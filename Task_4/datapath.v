==> flow/design.v <==
module datapath(
  x, y, s, b,
  s_en, s_step, s_sub, s_zero,
  y_en, y_select_next, y_upd,
  clk, rst
);
  input [7:0] x;
  output reg [7:0] y;
  output reg [2:0] s;
  output b;
  input s_en, s_sub, s_zero, y_en, y_upd;
  input [1:0] s_step, y_select_next;
  input clk, rst;
  wire [2:0] s_next;
  assign s_next =
    s_sub
    ? (s_zero ? 0 : s) - s_step
    : (s_zero ? 0 : s) + s_step;
  always @(posedge clk, posedge rst)
    if(rst) s <= 0;
    else
      if(s_en) s <= s_next;
  reg [7:0] y_next;
  always @*
    if(y_upd)
      case(y_select_next)
      0: y_next = y;
      1: y_next = y + s;
      2: y_next = y - s;
      3: y_next = y + 1;
      default: y_next = 1'sbx;
      endcase
    else
      y_next = x;
  always @(posedge clk, posedge rst)
    if(rst) y <= 0;
    else
      if(y_en) y <= y_next;
  assign b = y[s];
endmodule
; Step by step through the tools: datapath
; Tool output for the design above, in the order of the flow.
; Line numbers count from 1 in the design file above.
; Operators: Yosys type, input widths -> output width; for muxes data width and select width s.
; Library cell names are shortened.
; The mark - stands for no value.
[setup]
top = datapath
clock_port = clk
cell_library = sky130hd
lib_corner = tt_025C_1v80

; After elaboration
; Yosys after proc, flatten, opt, wreduce and memory -nomap, before mapping. Memory bits, and registers merged into a memory's read port (data or address), are not among the register bits. Print and check cells are not counted. Equal cells are merged and count once.
[classes]
add_sub_neg = 5
n_eq = 4
shift = 1
n_mux = 4
reduce_logical = 2
[op_table]
columns = cell, n
row1 = $pmux 8 s3, 1
row2 = $add 8x1->8 const B, 1
row3 = $add 8x3->8, 1
row4 = $sub 8x3->8, 1
row5 = $shiftx 8x3->1, 1
row6 = $mux 8, 1
row7 = $mux 3, 2
row8 = $eq 2x2->1 const B, 2
row9 = $add 3x2->3, 1
row10 = $sub 3x2->3, 1
row11 = $eq 2x1->1 const B, 1
row12 = $ne 2x2->1 const B, 1
row13 = $logic_not 2->1, 1
row14 = $reduce_and 2->1, 1
[word_totals]
ff_bits = 11
in_bits = 19
output_inout_bits = 12
word_cells = 18

; Logic depth
; Yosys ltp: most cells in a row. Word level: on the elaborated netlist, between registers, memories and ports. Mapped: between sequential cells and ports; inverters and the memories' decode and read muxes count.
[logic_depth]
depth_word = 3
abc_area = 0
mapped_depth = 11
mapped_depth_nobuf = 11

; Synthesis result
; Source: synth_stat.txt of the flow (Yosys; design flattened, memories mapped). It holds for the ABC_AREA given above (unset counts as 0); a run with the other value may have another netlist.
; Totals and module areas in this step are rounded.
[mapped]
cell_count = 120
mapped_area_um2 = 1040
sequential_area_um2 = 275
ff_cells = 11
buffers = 2
[types]
columns = cell, n, area_total_um2
row1 = dfrtp_1, 11, 275.264
row2 = ha_1, 12, 150.144
row3 = nand2_1, 18, 67.565
row4 = a21oi_1, 10, 50.048
row5 = mux2i_1, 5, 50.048
row6 = o21ai_0, 10, 50.048
row7 = mux4_2, 2, 45.043
row8 = fa_1, 2, 40.038
row9 = nor2_1, 8, 30.029
row10 = inv_1, 6, 22.522
row11 = a31oi_4, 1, 21.27
row12 = and3_1, 3, 18.768
row13 = xnor2_1, 2, 17.517
row14 = xor2_1, 2, 17.517
row15 = a211oi_1, 2, 15.014
row16 = inv_2, 4, 15.014
row17 = o211ai_1, 2, 15.014
row18 = nand2b_1, 2, 12.512
; Not listed: further types 16, cells in them 18.

; Timing after synthesis
; OpenSTA on the mapped netlist: ideal clock, no wires. The path of least setup slack (recovery checks aside). Input and output delay are each 20% of the period. Register names are those of the netlist, which keeps one name where synthesis merged equal registers.
[synth_timing]
path_type = register -> register
start = reg s[0]
end = reg y[7]
tclk_ps = 3260
setup_ps = 87
launch_ps = 0
arrival_ps = 2540
path_slack_ps = 633
delay_ps = 2627
stages = 12
path_buffers = 0
period_less_setup_slack_ps = 2627
; "delay_ps" is the arrival time less input delay plus setup time.
; "stages" counts driving pins, that of a launching flip-flop among them; a cell with two outputs on the path counts twice.
; "period_less_setup_slack_ps" is the clock period less the worst setup slack; recovery checks do not enter. This is arithmetic on one report: input and output delays are still those of the set period (20% each).
; Between the ends stands the longest chain of elaborated cells between them, by number of cells; it is not shown to be the way that was timed. Of several equally long chains one is given.
; A line is the first line of the expression or statement that the cell stems from. Yosys adds cells for indexed reads and writes and turns some case tables into memories.
[synth_via]
cell_sequence = dfrtp_1 inv_2 ha_1 ha_1 inv_1 o22ai_1 ha_1 a21oi_1 a21oi_1 o21a_1 or4_1 o211ai_1
elab_chain_len = 3
cells_between = 4
lines_between = 4
cone_classes = add/sub (2); mux (2)
[synth_lines]
columns = item, line_no
row1 = start: declaration, 9  ; output reg [2:0] s;
row2 = start: assignment, 20  ; if(rst) s <= 0;
row3 = start: assignment, 22  ; if(s_en) s <= s_next;
row4 = $sub 8x3->8, 29  ; 2: y_next = y - s;
row5 = $pmux 8 s3, 26  ; case(y_select_next)
row6 = $mux 8, 25  ; if(y_upd)
row7 = end: assignment, 36  ; if(rst) y <= 0;
row8 = end: assignment, 38  ; if(y_en) y <= y_next;
row9 = end: declaration, 8  ; output reg [7:0] y;

; Path in the finished layout
; Path of least setup slack in the final report of record 1 (OpenROAD, finished layout, wires in). Where an end is a register, its clock arrival counts in the times.
; The path's times are printed in steps of 10 ps; the period is the one set.
[layout_timing]
path_type = input -> register
start = in y_select_next[0]
end = reg y[6]
tclk_ps = 3240
setup_ps = 110
launch_ps = 650
arrival_ps = 2880
path_slack_ps = 520
stages = 9
path_buffers = 1
; Between the ends stands the longest chain of elaborated cells between them, by number of cells; it is not shown to be the way that was timed. Of several equally long chains one is given.
[layout_via]
cell_sequence = clkdlybuf4s50_1 nand3b_1 o21ai_0 fa_1 a211oi_1 o21bai_1 a21oi_1 mux2i_1 nand2_1
elab_chain_len = 3
cells_between = 8
lines_between = 2
cone_classes = eq/ne (4); mux (2); reduce/logical (2)
[layout_lines]
columns = item, line_no
row1 = start: declaration, 12  ; input [1:0] s_step, y_select_next;
row2 = $eq 2x2->1, 26  ; case(y_select_next)
row3 = $pmux 8 s3, 26
row4 = $mux 8, 25  ; if(y_upd)
row5 = end: assignment, 36  ; if(rst) y <= 0;
row6 = end: assignment, 38  ; if(y_en) y <= y_next;
row7 = end: declaration, 8  ; output reg [7:0] y;

; Measured results for datapath: 2 stored runs of the Yosys and OpenROAD flow on sky130hd. The settings differ; the order carries no meaning. The constraints put input and output delay at 20% of the set period each and load the outputs with 0.01 pF.
; "achieved_period_ps" means the clock period less the worst setup slack. The figure is calculated, with input and output delays left at 20% of the set period.
; "worst_path_allowed_less_slack_ps" is the time allowed to the run's worst setup path (the clock period less input and output delay, where it has them) less its slack. Clock arrival times count: a late capture clock shortens it, a late launch clock lengthens it.
; "final_power_mw" rests on the timing tool's default activity at the inputs, not on a simulated workload.
; "worst_path_allowed_less_slack_ps" is known to 10 ps.
; Results are given in rounded form.

[record 1: settings]
period_ns = 3.24
CORE_UTILIZATION = 36
SETUP_SLACK_MARGIN = 0.4
PLACE_DENSITY_LB_ADDON = 0.0
GPL_ROUTABILITY_DRIVEN = 0
CTS_CLUSTER_SIZE = 94
SLEW_MARGIN = 15
CAP_MARGIN = 20
CORE_MARGIN = 2
[record 1: results]
utilization_pct = 52.0
tns_ps = 0
ws_setup_ps = 524
dieArea_um2 = 3330
ys_area_um2 = 1040
cell_area_final_um2 = 1430
achieved_period_ps = 2716
worst_path_allowed_less_slack_ps = 2070
critical_path_type = input -> register
final_power_mw = 0.809
hold_ws_ps = 538

[record 2: settings]
period_ns = 4.74
CORE_UTILIZATION = 32
PLACE_DENSITY_LB_ADDON = 0.02
CORE_ASPECT_RATIO = 1.42
CELL_PAD_IN_SITES_GLOBAL_PLACEMENT = 1
CELL_PAD_IN_SITES_DETAIL_PLACEMENT = 2
TNS_END_PERCENT = 90
ABC_AREA = 0
GPL_TIMING_DRIVEN = 1
CTS_CLUSTER_SIZE = 52
CAP_MARGIN = 10
CORE_MARGIN = 2
SLEW_MARGIN = 20
[record 2: results]
utilization_pct = 46.2
tns_ps = 0
ws_setup_ps = 1470
dieArea_um2 = 3720
ys_area_um2 = 1040
cell_area_final_um2 = 1430
achieved_period_ps = 3266
worst_path_allowed_less_slack_ps = 2320
critical_path_type = input -> register
final_power_mw = 0.614
hold_ws_ps = 555
